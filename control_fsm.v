==> flow/design.v <==
`default_nettype none
module control_fsm
(
  input  wire        fsm_clk, 
  input  wire        reset_n,
  input  wire [3:0]  os_in,  
  input  wire        disconnect_sbrx,  
  input  wire        s_write_i,
  input  wire        s_read_i,
  input  wire [7:0]  s_address_i,
  input  wire [23:0] payload_in,  
  input  wire        trans_error,  
  input  wire        t_valid,  
  input  wire        os_sent,  
  input  wire [31:0] c_data_in,
  input  wire        lane_disable,
  input  wire        sync_busy,  
  input  wire        tdisabled_min,
  input  wire        ttraining_error_timeout,
  input  wire        tgen4_ts1_timeout,
  input  wire        tgen4_ts2_timeout, 
  output reg  [2:0]  trans_sel,
  output reg         disconnect_sbtx,  
  output reg         fsm_disabled,  
  output reg         fsm_training,  
  output reg         ts1_gen4_s,  
  output reg         ts2_gen4_s,  
  output reg  [3:0]  d_sel,  
  output reg  [1:0]  gen_speed,  
  output reg  [31:0] c_data_out,
  output reg  [7:0]  c_address,
  output reg         c_read_write,
  output reg  [7:0]  s_data_o,
  output reg  [7:0]  s_address_o,
  output reg         s_read_o,
  output reg         s_write_o
);
localparam DISABLED            = 'b0000,  
           CLD_CABLE_PROP      = 'b0001,
           CLD_DET_DEVICE      = 'b0010,
           CLD_PARAMETERS      = 'b0011, 
           CLD_CLK_SWITCH      = 'b0100, 
           TRAINING_GEN4_TS1   = 'b0101,
           TRAINING_GEN4_TS2   = 'b0110,
           TRAINING_GEN4_TS3   = 'b0111,
           TRAINING_GEN4_TS4   = 'b1000,
           TRAINING_GEN3_SLOS1 = 'b1001,
           TRAINING_GEN3_SLOS2 = 'b1010,
           TRAINING_GEN3_TS1   = 'b1011,
           TRAINING_GEN3_TS2   = 'b1100,
           CL0                 = 'b1101;  
localparam GEN4 = 'b00,
           GEN3 = 'b01,
		   GEN2 = 'b10;
reg [3:0]  cs, ns;
reg [5:0]  os_sent_cnt;
reg        enough_os_sent;
reg        os_received;
reg [1:0]  gen_speed_reg,
           cable_gen,
		   opp_adapter_gen;
reg        is_usb4,
           c_address_sent_flag,
	       c_data_received_flag,
	       AT_req_trans_send_flag,
		   AT_req_trans_sent_flag;
always @(posedge fsm_clk or negedge reset_n)
  begin
    if(!reset_n)
      begin
        cs <= DISABLED ;
      end
    else
      begin
        cs <= ns ;
      end
  end
always @(*)
  begin
    case (cs)
    DISABLED : 
      begin 
        if (lane_disable) 
		  ns = DISABLED;
		else if (!lane_disable && !tdisabled_min)  
		  ns = DISABLED;
        else 
		  ns = CLD_CABLE_PROP; 
      end
    CLD_CABLE_PROP : 
      begin 
        if (lane_disable) 
		  ns = DISABLED;
        else if (is_usb4) 
		  ns = CLD_DET_DEVICE;
        else 
		  ns = CLD_CABLE_PROP; 
      end
    CLD_DET_DEVICE : 
      begin 
        if (lane_disable) 
		  ns = DISABLED;
        else if (!disconnect_sbrx) 
		  ns = CLD_PARAMETERS;
        else 
		  ns = CLD_DET_DEVICE; 
      end
    CLD_PARAMETERS : 
      begin 
        if (lane_disable) 
		  ns = DISABLED;
        else if (disconnect_sbrx) 
		  ns = CLD_DET_DEVICE;
        else if (t_valid && !s_read_i && !s_write_i)  
		  ns = CLD_CLK_SWITCH;
        else 
		  ns = CLD_PARAMETERS; 
      end
    CLD_CLK_SWITCH : 
      begin 
        if (lane_disable) 
		  ns = DISABLED;
        else if (disconnect_sbrx) 
		  ns = CLD_DET_DEVICE;
        else if (gen_speed == GEN4) 
		  ns = TRAINING_GEN4_TS1;
        else 
		  ns = TRAINING_GEN3_SLOS1; 
      end
    TRAINING_GEN4_TS1 : 
      begin 
        if (lane_disable) 
		  ns = DISABLED;
        else if (disconnect_sbrx) 
		  ns = CLD_DET_DEVICE;
		else if (ttraining_error_timeout)
		  ns = CLD_PARAMETERS;
		else if (tgen4_ts1_timeout)
		  ns = CLD_PARAMETERS;
        else if (enough_os_sent && os_received) 
		  ns = TRAINING_GEN4_TS2;
        else 
		  ns = TRAINING_GEN4_TS1; 
      end
    TRAINING_GEN4_TS2 : 
      begin 
        if (lane_disable) 
		  ns = DISABLED;
        else if (disconnect_sbrx) 
		  ns = CLD_DET_DEVICE;
		else if (ttraining_error_timeout)
		  ns = CLD_PARAMETERS;
		else if (tgen4_ts2_timeout)
		  ns = CLD_PARAMETERS;
        else if (enough_os_sent && os_received) 
		  ns = TRAINING_GEN4_TS3;
        else 
		  ns = TRAINING_GEN4_TS2; 
      end
    TRAINING_GEN4_TS3 : 
      begin 
        if (lane_disable) 
		  ns = DISABLED;
        else if (disconnect_sbrx) 
		  ns = CLD_DET_DEVICE;
		else if (ttraining_error_timeout)
		  ns = CLD_PARAMETERS;
        else if (enough_os_sent && os_received) 
		  ns = TRAINING_GEN4_TS4;
        else 
		  ns = TRAINING_GEN4_TS3; 
      end
    TRAINING_GEN4_TS4 : 
      begin 
        if (lane_disable) 
		  ns = DISABLED;
        else if (disconnect_sbrx) 
		  ns = CLD_DET_DEVICE;
		else if (ttraining_error_timeout)
		  ns = CLD_PARAMETERS;
        else if (enough_os_sent && os_received) 
		  ns = CL0;
        else 
		  ns = TRAINING_GEN4_TS4; 
      end
    TRAINING_GEN3_SLOS1 : 
      begin 
        if (lane_disable) 
		  ns = DISABLED;
        else if (disconnect_sbrx) 
		  ns = CLD_DET_DEVICE;
		else if (ttraining_error_timeout)
		  ns = CLD_PARAMETERS;
        else if (enough_os_sent && os_received) 
		  ns = TRAINING_GEN3_SLOS2;
        else 
		  ns = TRAINING_GEN3_SLOS1; 
      end
    TRAINING_GEN3_SLOS2 : 
      begin 
        if (lane_disable) 
		  ns = DISABLED;
        else if (disconnect_sbrx) 
		  ns = CLD_DET_DEVICE;
		else if (ttraining_error_timeout)
		  ns = CLD_PARAMETERS;
        else if (enough_os_sent && os_received) 
		  ns = TRAINING_GEN3_TS1;
        else 
		  ns = TRAINING_GEN3_SLOS2; 
      end
    TRAINING_GEN3_TS1 : 
      begin 
        if (lane_disable) 
		  ns = DISABLED;
        else if (disconnect_sbrx) 
		  ns = CLD_DET_DEVICE;
		else if (ttraining_error_timeout)
		  ns = CLD_PARAMETERS;
        else if (enough_os_sent && os_received) 
		  ns = TRAINING_GEN3_TS2;
        else 
		  ns = TRAINING_GEN3_TS1; 
      end
    TRAINING_GEN3_TS2 : 
      begin 
        if (lane_disable) 
		  ns = DISABLED;
        else if (disconnect_sbrx) 
		  ns = CLD_DET_DEVICE;
		else if (ttraining_error_timeout)
		  ns = CLD_PARAMETERS;
        else if (enough_os_sent && os_received) 
		  ns = CL0;
        else 
		  ns = TRAINING_GEN3_TS2; 
      end
    CL0 : 
      begin 
        if (lane_disable) 
		  ns = DISABLED;
        else if (disconnect_sbrx) 
		  ns = CLD_DET_DEVICE;
        else 
		  ns = CL0; 
      end
    default : ns = DISABLED;
    endcase
  end
always @ (posedge fsm_clk or negedge reset_n)    
  begin
    if (!reset_n)
	  begin
        d_sel <= 'h9;  
        gen_speed <= GEN4;
        c_data_out <= 'h0;
        c_address <= 'h0;
        c_read_write <= 1;   
        c_address_sent_flag <= 0;
        c_data_received_flag <= 0;		
	    os_sent_cnt <= 'h0;
        enough_os_sent <= 0;
        os_received <= 0;
        cable_gen <= GEN4;
        opp_adapter_gen <= GEN4;
        is_usb4 <= 0;
		fsm_disabled <= 1;
        fsm_training <= 0;
        ts1_gen4_s <= 0;
        ts2_gen4_s <= 0;
	  end
	else
	  begin
		fsm_disabled <= 1;
        fsm_training <= 0;
        ts1_gen4_s <= 0;
        ts2_gen4_s <= 0;
        case (cs)
        DISABLED : 
          begin
            d_sel <= 'h9;  
            gen_speed <= GEN4;
            c_address <= 'h0;
            c_read_write <= 1;	
            c_address_sent_flag <= 0;
            c_data_received_flag <= 0;			
	        os_sent_cnt <= 'h0;
            enough_os_sent <= 0;
            os_received <= 0;
            cable_gen <= GEN4;
            opp_adapter_gen <= GEN4;
            is_usb4 <= 0;
			fsm_disabled <= 1;
          end
        CLD_CABLE_PROP : 
          begin
            d_sel <= 'h9;  
            gen_speed <= GEN4;				
	        os_sent_cnt <= 'h0;
            enough_os_sent <= 0;
            os_received <= 0;
            c_address <= 'd18;
            c_read_write <= 1;  
			if (ns != CLD_CABLE_PROP)
			  begin
			    c_address_sent_flag <= 0;
				c_data_received_flag <= 0;
			  end
			else
			  begin
                c_address_sent_flag <= 1;  
                c_data_received_flag <= c_address_sent_flag;  
			  end
            is_usb4 <= (c_data_in[7:0] == 'h40);
			if(c_data_in[21] == 1)
			  cable_gen <= GEN4;
			else if(c_data_in[20] == 1)
			  cable_gen <= GEN3;
			else
			  cable_gen <= GEN2;
          end
        CLD_DET_DEVICE : 
          begin
            d_sel <= 'h9;  
            gen_speed <= GEN4;				
	        os_sent_cnt <= 'h0;
            enough_os_sent <= 0;
            os_received <= 0;
          end
        CLD_PARAMETERS : 
          begin
			if (cable_gen == GEN2 || opp_adapter_gen == GEN2)
		      gen_speed <= GEN2;
		    else if (cable_gen == GEN3 || opp_adapter_gen == GEN3)
		      gen_speed <= GEN3;
		    else
		      gen_speed <= GEN4;
			if(payload_in [18] == 1)
			  opp_adapter_gen <= GEN4;
			else if(payload_in [13] == 1)
			  opp_adapter_gen <= GEN3;
			else
			  opp_adapter_gen <= GEN2;
			d_sel <= 'h9;  
	        os_sent_cnt <= 'h0;
            enough_os_sent <= 0;
            os_received <= 0;
          end
        TRAINING_GEN4_TS1 : 
          begin
            fsm_training <= 1;
			ts1_gen4_s <= 1;
			d_sel <= 'h4;  
	        if (ns == TRAINING_GEN4_TS1)
			  begin
				if (os_sent)
				  os_sent_cnt <= os_sent_cnt + 1;
				if (os_in == 'h4)
				  os_received <= 1;
				if (os_sent_cnt == 'd16)
				  enough_os_sent <= 1;
			  end
			else 
			  begin
				os_sent_cnt <= 'h0;
                enough_os_sent <= 0;
                os_received <= 0;
			  end
          end
        TRAINING_GEN4_TS2 : 
          begin
            fsm_training <= 1;
			ts2_gen4_s <= 1;
			d_sel <= 'h5;  
			if (ns == TRAINING_GEN4_TS2)
			  begin
				if (os_sent)
				  os_sent_cnt <= os_sent_cnt + 1;
				if (os_in == 'h5)
				  os_received <= 1;
				if (os_sent_cnt == 'd16)
				  enough_os_sent <= 1;
			  end
			else 
			  begin
				os_sent_cnt <= 'h0;
                enough_os_sent <= 0;
                os_received <= 0;
			  end
          end
        TRAINING_GEN4_TS3 : 
          begin
            fsm_training <= 1;
			d_sel <= 'h6;  
			if (ns == TRAINING_GEN4_TS3)
			  begin
				if (os_sent)
				  os_sent_cnt <= os_sent_cnt + 1;
				if (os_in == 'h6)
				  os_received <= 1;
				if (os_sent_cnt == 'd16)
				  enough_os_sent <= 1;
			  end
			else 
			  begin
				os_sent_cnt <= 'h0;
                enough_os_sent <= 0;
                os_received <= 0;
			  end
          end
        TRAINING_GEN4_TS4 : 
          begin
            fsm_training <= 1;
			d_sel <= 'h7;  
			if (ns == TRAINING_GEN4_TS4)
			  begin
				if (os_sent)
				  os_sent_cnt <= os_sent_cnt + 1;
				if (os_in == 'h7)
				  os_received <= 1;
				if (os_sent_cnt == 'd16)
				  enough_os_sent <= 1;
			  end
			else 
			  begin
				os_sent_cnt <= 'h0;
                enough_os_sent <= 0;
                os_received <= 0;
			  end
          end
        TRAINING_GEN3_SLOS1 : 
          begin
            fsm_training <= 1;
			d_sel <= 'h0;  
			if (ns == TRAINING_GEN3_SLOS1)
			  begin
				if (os_sent)
				  os_sent_cnt <= os_sent_cnt + 1;
				if (os_in == 'h0)
				  os_received <= 1;
				if (os_sent_cnt == 'd32)
				  enough_os_sent <= 1;
			  end
			else 
			  begin
				os_sent_cnt <= 'h0;
                enough_os_sent <= 0;
                os_received <= 0;
			  end
          end
        TRAINING_GEN3_SLOS2 : 
          begin
            fsm_training <= 1;
			d_sel <= 'h1;  
			if (ns == TRAINING_GEN3_SLOS2)
			  begin
				if (os_sent)
				  os_sent_cnt <= os_sent_cnt + 1;
				if (os_in == 'h1)
				  os_received <= 1;
				if (os_sent_cnt == 'd32)
				  enough_os_sent <= 1;
			  end
			else 
			  begin
				os_sent_cnt <= 'h0;
                enough_os_sent <= 0;
                os_received <= 0;
			  end
          end
        TRAINING_GEN3_TS1 : 
          begin
            fsm_training <= 1;
			d_sel <= 'h2;  
			if (ns == TRAINING_GEN3_TS1)
			  begin
				if (os_sent)
				  os_sent_cnt <= os_sent_cnt + 1;
				if (os_in == 'h2)
				  os_received <= 1;
				if (os_sent_cnt == 'd32)
				  enough_os_sent <= 1;
			  end
			else 
			  begin
				os_sent_cnt <= 'h0;
                enough_os_sent <= 0;
                os_received <= 0;
			  end
          end
        TRAINING_GEN3_TS2 : 
          begin
            fsm_training <= 1;
			d_sel <= 'h3;  
			if (ns == TRAINING_GEN3_TS2)
			  begin
				if (os_sent)
				  os_sent_cnt <= os_sent_cnt + 1;
				if (os_in == 'h3)
				  os_received <= 1;
				if (os_sent_cnt == 'd32)
				  enough_os_sent <= 1;
			  end
			else 
			  begin
				os_sent_cnt <= 'h0;
                enough_os_sent <= 0;
                os_received <= 0;
			  end
          end
        CL0:
		  begin
		    d_sel <= 'h8;  
		  end
		default :
          begin
            d_sel <= 'h9;  
            gen_speed <= GEN4;
            c_address <= 'h0;
            c_read_write <= 1;	
            c_address_sent_flag <= 0;
            c_data_received_flag <= 0;			
	        os_sent_cnt <= 'h0;
            enough_os_sent <= 0;
            os_received <= 0;
            cable_gen <= GEN4;
            opp_adapter_gen <= GEN4;
            is_usb4 <= 0;
          end
        endcase
      end
  end
always @ (posedge fsm_clk or negedge reset_n)
  begin
    if (!reset_n)
      begin
	    AT_req_trans_send_flag <= 0;  
		AT_req_trans_sent_flag <= 0;  
	    trans_sel <= 'h0;
		s_write_o <= 0;
	    s_read_o <= 0;
	    s_address_o <= 'b0;
	    s_data_o <= 'b0;
		disconnect_sbtx <= 1;  
      end	
	else
	  begin
	    if (cs == CLD_PARAMETERS)
	      begin
	        AT_req_trans_send_flag <= 1;  
		    AT_req_trans_sent_flag <= (trans_sel == 'h2);  
	      end
		else
		  begin
	        AT_req_trans_send_flag <= 0;
		    AT_req_trans_sent_flag <= 0; 
		  end
  	    if (cs == DISABLED || cs == CLD_CABLE_PROP)
		  begin
		    disconnect_sbtx <= 1;  
			trans_sel <= 'h0; 
			s_read_o <= 0;
			s_write_o <= 0;
          end
		else if ((AT_req_trans_send_flag && !AT_req_trans_sent_flag) || (cs == CLD_PARAMETERS && trans_error))
		  begin
		    if(!sync_busy)
			  trans_sel <= 'h2;  
			s_read_o <= 0;
			s_write_o <= 0;
			disconnect_sbtx <= 0;
          end			
		else if (t_valid && s_write_i)
          begin
	        s_write_o <= 1;
			s_read_o <= 0;
		    s_address_o <= s_address_i;
	        s_data_o <= payload_in;
			disconnect_sbtx <= 0;
	      end
	    else if (t_valid && s_read_i)
	      begin
			if(!sync_busy)
			  trans_sel <= 'h3;
			s_read_o <= 1;
			s_write_o <= 0;
	        s_address_o <= s_address_i;			  
			disconnect_sbtx <= 0;
	      end
		else
		  begin
		    trans_sel <= 'h0;
			disconnect_sbtx <= 0;
			s_read_o <= 0;
			s_write_o <= 0;
		  end
      end
  end
endmodule
`resetall
# Reports on control_fsm
# Tool output for the design above, in the order of the flow.
# Line numbers count from 1 in the design file above.
# Operators: Yosys type, input widths -> output width; for muxes data width and select width s.
inputs:
  design: "control_fsm"
  clk_port: "fsm_clk"
  lib: "sky130hd"
  corner: "tt_025C_1v80"

# After elaboration
# Source: Yosys, flattened and elaborated, memories not mapped. Widths are those after wreduce. Registers that Yosys merges into a memory's read port (data or address) are not register bits. Print and check cells do not count.
bits:
  reg_bits: 58
  latch_bits: 0
  mem_bits_rw: 0
  romBits: 0
  clocked_rd_ports_x_width: 0
  memories: 0
  input_bits: 82
  output_inout_bits: 73
  wordCells: 221
op_classes:
  add_sub_neg: 1
  mul: 0
  n_div: 0
  cmp: 0
  equal: 47
  shifts: 0
  mux: 120
  n_logic: 3
  reduce_logical: 29
ops:
  columns: ["cell", "n"]
  rows:
  - ["$mux 4", 24]
  - ["$mux 3", 19]
  - ["$pmux 4 s14", 1]
  - ["$pmux 6 s9", 1]
  - ["$mux 6", 9]
  - ["$mux 1", 46]
  - ["$eq 4x3->1 const B", 11]
  - ["$eq 4x4->1 const B", 11]
  - ["$pmux 4 s9", 1]
  - ["$ne 3x3->1 const B", 10]
  - ["$reduce_or 11->1", 2]
  - ["$mux 2", 10]
  - ["$pmux 1 s9", 2]
  - ["$eq 4x2->1 const B", 4]
  - ["$pmux 8 s2", 1]
  - ["$mux 8", 2]
  - ["$pmux 2 s2", 3]
  - ["$reduce_and 3->1", 3]
  - ["$reduce_and 9->1", 1]
  - ["$reduce_or 9->1", 1]
  - ["$logic_and 1x1->1", 8]
  - ["$eq 4x1->1 const B", 2]
  - ["$logic_not 4->1", 2]
  - ["$eq 8x7->1 const B", 1]
  - ["$reduce_or 8->1", 1]
  - ["$add 6x1->6 const B", 1]
  - ["$eq 6x5->1 const B", 1]
  - ["$eq 6x6->1 const B", 1]
# Not listed: further kinds 10, cells in them 21.

# Logic depth
# Yosys ltp: most cells in a row. Word level: on the elaborated netlist, between registers, memories and ports. Mapped: between sequential cells and ports; inverters and the memories' decode and read muxes count.
logic_depth:
  word_depth: 10
  abc_area: 0
  mapped_depth: 9
  ltp_nobuf: 8

# Synthesis result
# Source: synth_stat.txt of the flow (Yosys; design flattened, memories mapped). It holds for the ABC_AREA given above (unset counts as 0); a run with the other value may have another netlist.
synth_totals:
  cell_count: 369
  mapped_area_mm2: 0.0033344
  seq_area_mm2: 0.0015064
  ffs: 60
by_type:
  columns: ["type", "n", "type_area_um2"]
  rows:
  - ["sky130_fd_sc_hd__dfrtp_1", 56, 1.4E+03]
  - ["sky130_fd_sc_hd__buf_4", 43, 322.81]
  - ["sky130_fd_sc_hd__nand2_1", 68, 255.245]
  - ["sky130_fd_sc_hd__mux2_2", 10, 112.608]
  - ["sky130_fd_sc_hd__dfstp_2", 4, 105.101]
  - ["sky130_fd_sc_hd__nor2_1", 26, 97.594]
  - ["sky130_fd_sc_hd__o21ai_0", 19, 95.091]
  - ["sky130_fd_sc_hd__inv_1", 19, 71.318]
  - ["sky130_fd_sc_hd__a21oi_1", 13, 65.062]
  - ["sky130_fd_sc_hd__nor3_1", 10, 50.048]
  - ["sky130_fd_sc_hd__nand2b_1", 7, 43.792]
  - ["sky130_fd_sc_hd__a31oi_1", 5, 31.28]
  - ["sky130_fd_sc_hd__nand4_1", 5, 31.28]
  - ["sky130_fd_sc_hd__o211ai_1", 4, 30.029]
  - ["sky130_fd_sc_hd__o31ai_1", 4, 30.029]
  - ["sky130_fd_sc_hd__o221ai_4", 1, 26.275]
  - ["sky130_fd_sc_hd__and2_1", 4, 25.024]
  - ["sky130_fd_sc_hd__ha_1", 2, 25.024]
# Other cell types: 45; their cells: 69.

# Timing after synthesis
# Source: OpenSTA report_checks on the synthesized netlist (no wires, ideal clock, input and output delay 20% of the period each), path of least setup slack; recovery checks are left aside. Register names are those of the netlist, which keeps one name where synthesis merged equal registers.
synth_path:
  kind: "input port to flip-flop"
  start: "in s_read_i"
  end: "reg os_sent_cnt[0]"
  clock_period_ns: 3.58
  input_delay_ns: 0.716
  setup_ns: 0.104
  t_first_pin_ns: 0.716
  arrival_ns: 2.418
  required_time_ns: 3.476
  slack_ns: 1.058
  delay_ns: 1.806
  path_stages: 8
  synth_period_reached_ns: 2.522
# "delay_ns" = arrival - input delay + setup time.
# "path_stages": output pins that drive a net of the path, with the launching flip-flop's if there is one; two outputs of one cell count as two.
# "synth_period_reached_ns" = period - worst setup slack (recovery checks aside). The figure is calculated, with input and output delays left at 20% of the set period.
# Between the ends stands the longest chain of elaborated cells between them, by number of cells; it is not shown to be the way that was timed. Of several equally long chains one is given.
# A line is the first line of the expression or statement that the cell stems from. Yosys adds cells for indexed reads and writes and turns some case tables into memories.
# At most two assigning lines are given for a register; there are more.
synth_via:
  path_cell_list: "sky130_fd_sc_hd__or3b_1 > sky130_fd_sc_hd__a21o_1 > sky130_fd_sc_hd__o21ai_2 > sky130_fd_sc_hd__nand3_2 > sky130_fd_sc_hd__or2_1 > sky130_fd_sc_hd__o221ai_4 > sky130_fd_sc_hd__nor2_2 > sky130_fd_sc_hd__o311ai_1"
  elab_chain_cells: 10
  cone_cells: 24
  cone_classes: "8 x eq/ne; 13 x mux; 3 x reduce/logical"
synth_rtl:
  columns: ["element", "line_no", "text"]
  rows:
  - ["start, declared", 9, "input  wire        s_read_i,"]
  - ["$logic_not 1->1", 114, "else if (t_valid && !s_read_i && !s_write_i)"]
  - ["$logic_and 1x1->1 (2 in a row)", 114, null]
  - ["$mux 3", 114, null]
  - ["$mux 3", 112, "else if (disconnect_sbrx)"]
  - ["$mux 3", 110, "if (lane_disable)"]
  - ["$pmux 4 s14", 80, "case (cs)"]
  - ["$eq 4x4->1", 495, "if (ns == TRAINING_GEN3_TS2)"]
  - ["$mux 6", 495, null]
  - ["$pmux 6 s9", 278, "case (cs)"]
  - ["end, assigned", 357, "os_sent_cnt <= os_sent_cnt + 1;"]
  - ["end, assigned", 378, "os_sent_cnt <= os_sent_cnt + 1;"]
  - ["end, declared", 56, "reg [5:0]  os_sent_cnt;"]

# Path in the finished layout
# From the final timing report of run B: the path of least setup slack in the routed layout; clock arrival at registers is part of the times.
layout_path:
  kind: "flip-flop to flip-flop"
  start: "reg cs"
  end: "reg os_received"
  clock_period_ns: 3.04
  setup_ns: 0.12
  t_first_pin_ns: 0.33
  arrival_ns: 2.58
  required_time_ns: 3.25
  slack_ns: 0.67
  path_stages: 11
# An end named without its bit number is one bit of that signal or, where synthesis recoded a state register, one of its new flip-flops.
# At most two assigning lines are given for a register; there are more.
layout_via:
  path_cell_list: "sky130_fd_sc_hd__dfrtp_2 > sky130_fd_sc_hd__nor3_4 > sky130_fd_sc_hd__a41oi_2 > sky130_fd_sc_hd__o21ai_4 > sky130_fd_sc_hd__nand3_2 > sky130_fd_sc_hd__buf_4 > sky130_fd_sc_hd__buf_4 > sky130_fd_sc_hd__nor4_4 > sky130_fd_sc_hd__o32ai_2 > sky130_fd_sc_hd__a31oi_1 > sky130_fd_sc_hd__nor3_1"
layout_rtl:
  columns: ["element", "line_no", "text"]
  rows:
  - ["start, declared", 55, "reg [3:0]  cs, ns;"]
  - ["start, assigned", 71, "cs <= DISABLED ;"]
  - ["start, assigned", 75, "cs <= ns ;"]
  - ["end, assigned", 263, "os_received <= 0;"]
  - ["end, assigned", 289, "os_received <= 0;"]
  - ["end, declared", 58, "reg        os_received;"]
# No chain of elaborated cells between the ends is given.

Memo
Re: implementation data of control_fsm

Settings and measured results of 2 stored flow runs for module control_fsm (sky130hd), not sorted in any way. The constraints put input and output delay at 20% of the set period each and load the outputs with 0.01 pF.
"period_less_ws_ns" means the clock period less the worst setup slack. The figure is calculated, with input and output delays left at 20% of the set period.

--- run A ---
==> flow/run.sh <==
#!/bin/bash
# the make line also repeats the synthesis and layout settings of config.mk as NAME=value (left out here)
make -C /OpenROAD-flow-scripts/flow DESIGN_CONFIG=/design/flow/config.mk WORK_HOME=/design/flow/orfs CLKGATE_MAP_FILE= finish
==> flow/config.mk <==
export PLATFORM = sky130hd
export DESIGN_NAME = control_fsm
export DESIGN_NICKNAME = control_fsm
export VERILOG_FILES = /design/flow/design.v
export SDC_FILE = /design/flow/constraint.sdc
export NUM_CORES = 4
export LEC_CHECK = 0
export CAP_MARGIN = 20
export CELL_PAD_IN_SITES_GLOBAL_PLACEMENT = 2
export CORE_ASPECT_RATIO = 1.88
export CORE_MARGIN = 9
export CORE_UTILIZATION = 72
export GPL_ROUTABILITY_DRIVEN = 1
export GPL_TIMING_DRIVEN = 0
export HOLD_SLACK_MARGIN = 0.26
export MIN_ROUTING_LAYER = met1
export PLACE_DENSITY_LB_ADDON = 0.02
export SETUP_SLACK_MARGIN = -0.14
export SLEW_MARGIN = 20
==> flow/constraint.sdc <==
create_clock -name core_clock -period 3.22 [get_ports {fsm_clk}]
set_input_delay 0.6440 -clock core_clock [delete_from_list [all_inputs] [get_ports {fsm_clk}]]
set_output_delay 0.6440 -clock core_clock [all_outputs]
set_load 0.01 [all_outputs]

==> results, as YAML <==
outcome: "did not finish, placement stopped with FLW-0024"

--- run B ---
==> flow/run.sh <==
#!/bin/bash
# the make line also repeats the synthesis and layout settings of config.mk as NAME=value (left out here)
make -C /OpenROAD-flow-scripts/flow DESIGN_CONFIG=/design/flow/config.mk WORK_HOME=/design/flow/orfs CLKGATE_MAP_FILE= finish
==> flow/config.mk <==
export PLATFORM = sky130hd
export DESIGN_NAME = control_fsm
export DESIGN_NICKNAME = control_fsm
export VERILOG_FILES = /design/flow/design.v
export SDC_FILE = /design/flow/constraint.sdc
export NUM_CORES = 4
export LEC_CHECK = 0
export CAP_MARGIN = 20
export CORE_MARGIN = 2
export CORE_UTILIZATION = 28
export CTS_CLUSTER_DIAMETER = 129
export GPL_ROUTABILITY_DRIVEN = 1
export MAX_ROUTING_LAYER = met4
export PLACE_DENSITY_LB_ADDON = 0.06
export SETUP_SLACK_MARGIN = 0.75
export SLEW_MARGIN = 20
==> flow/constraint.sdc <==
create_clock -name core_clock -period 3.04 [get_ports {fsm_clk}]
set_input_delay 0.6080 -clock core_clock [delete_from_list [all_inputs] [get_ports {fsm_clk}]]
set_output_delay 0.6080 -clock core_clock [all_outputs]
set_load 0.01 [all_outputs]

==> results, as YAML <==
results:
  worst_setup_slack_ns: 0.667
  yosys.chip_area_mm2: 0.0033344
  period_less_ws_ns: 2.373
  fin_tns_ns: 0.000
  layout_utilization_pct: 44.4
  finish.stdcell_area_mm2: 0.0051174
  dieArea_mm2: 0.0127973
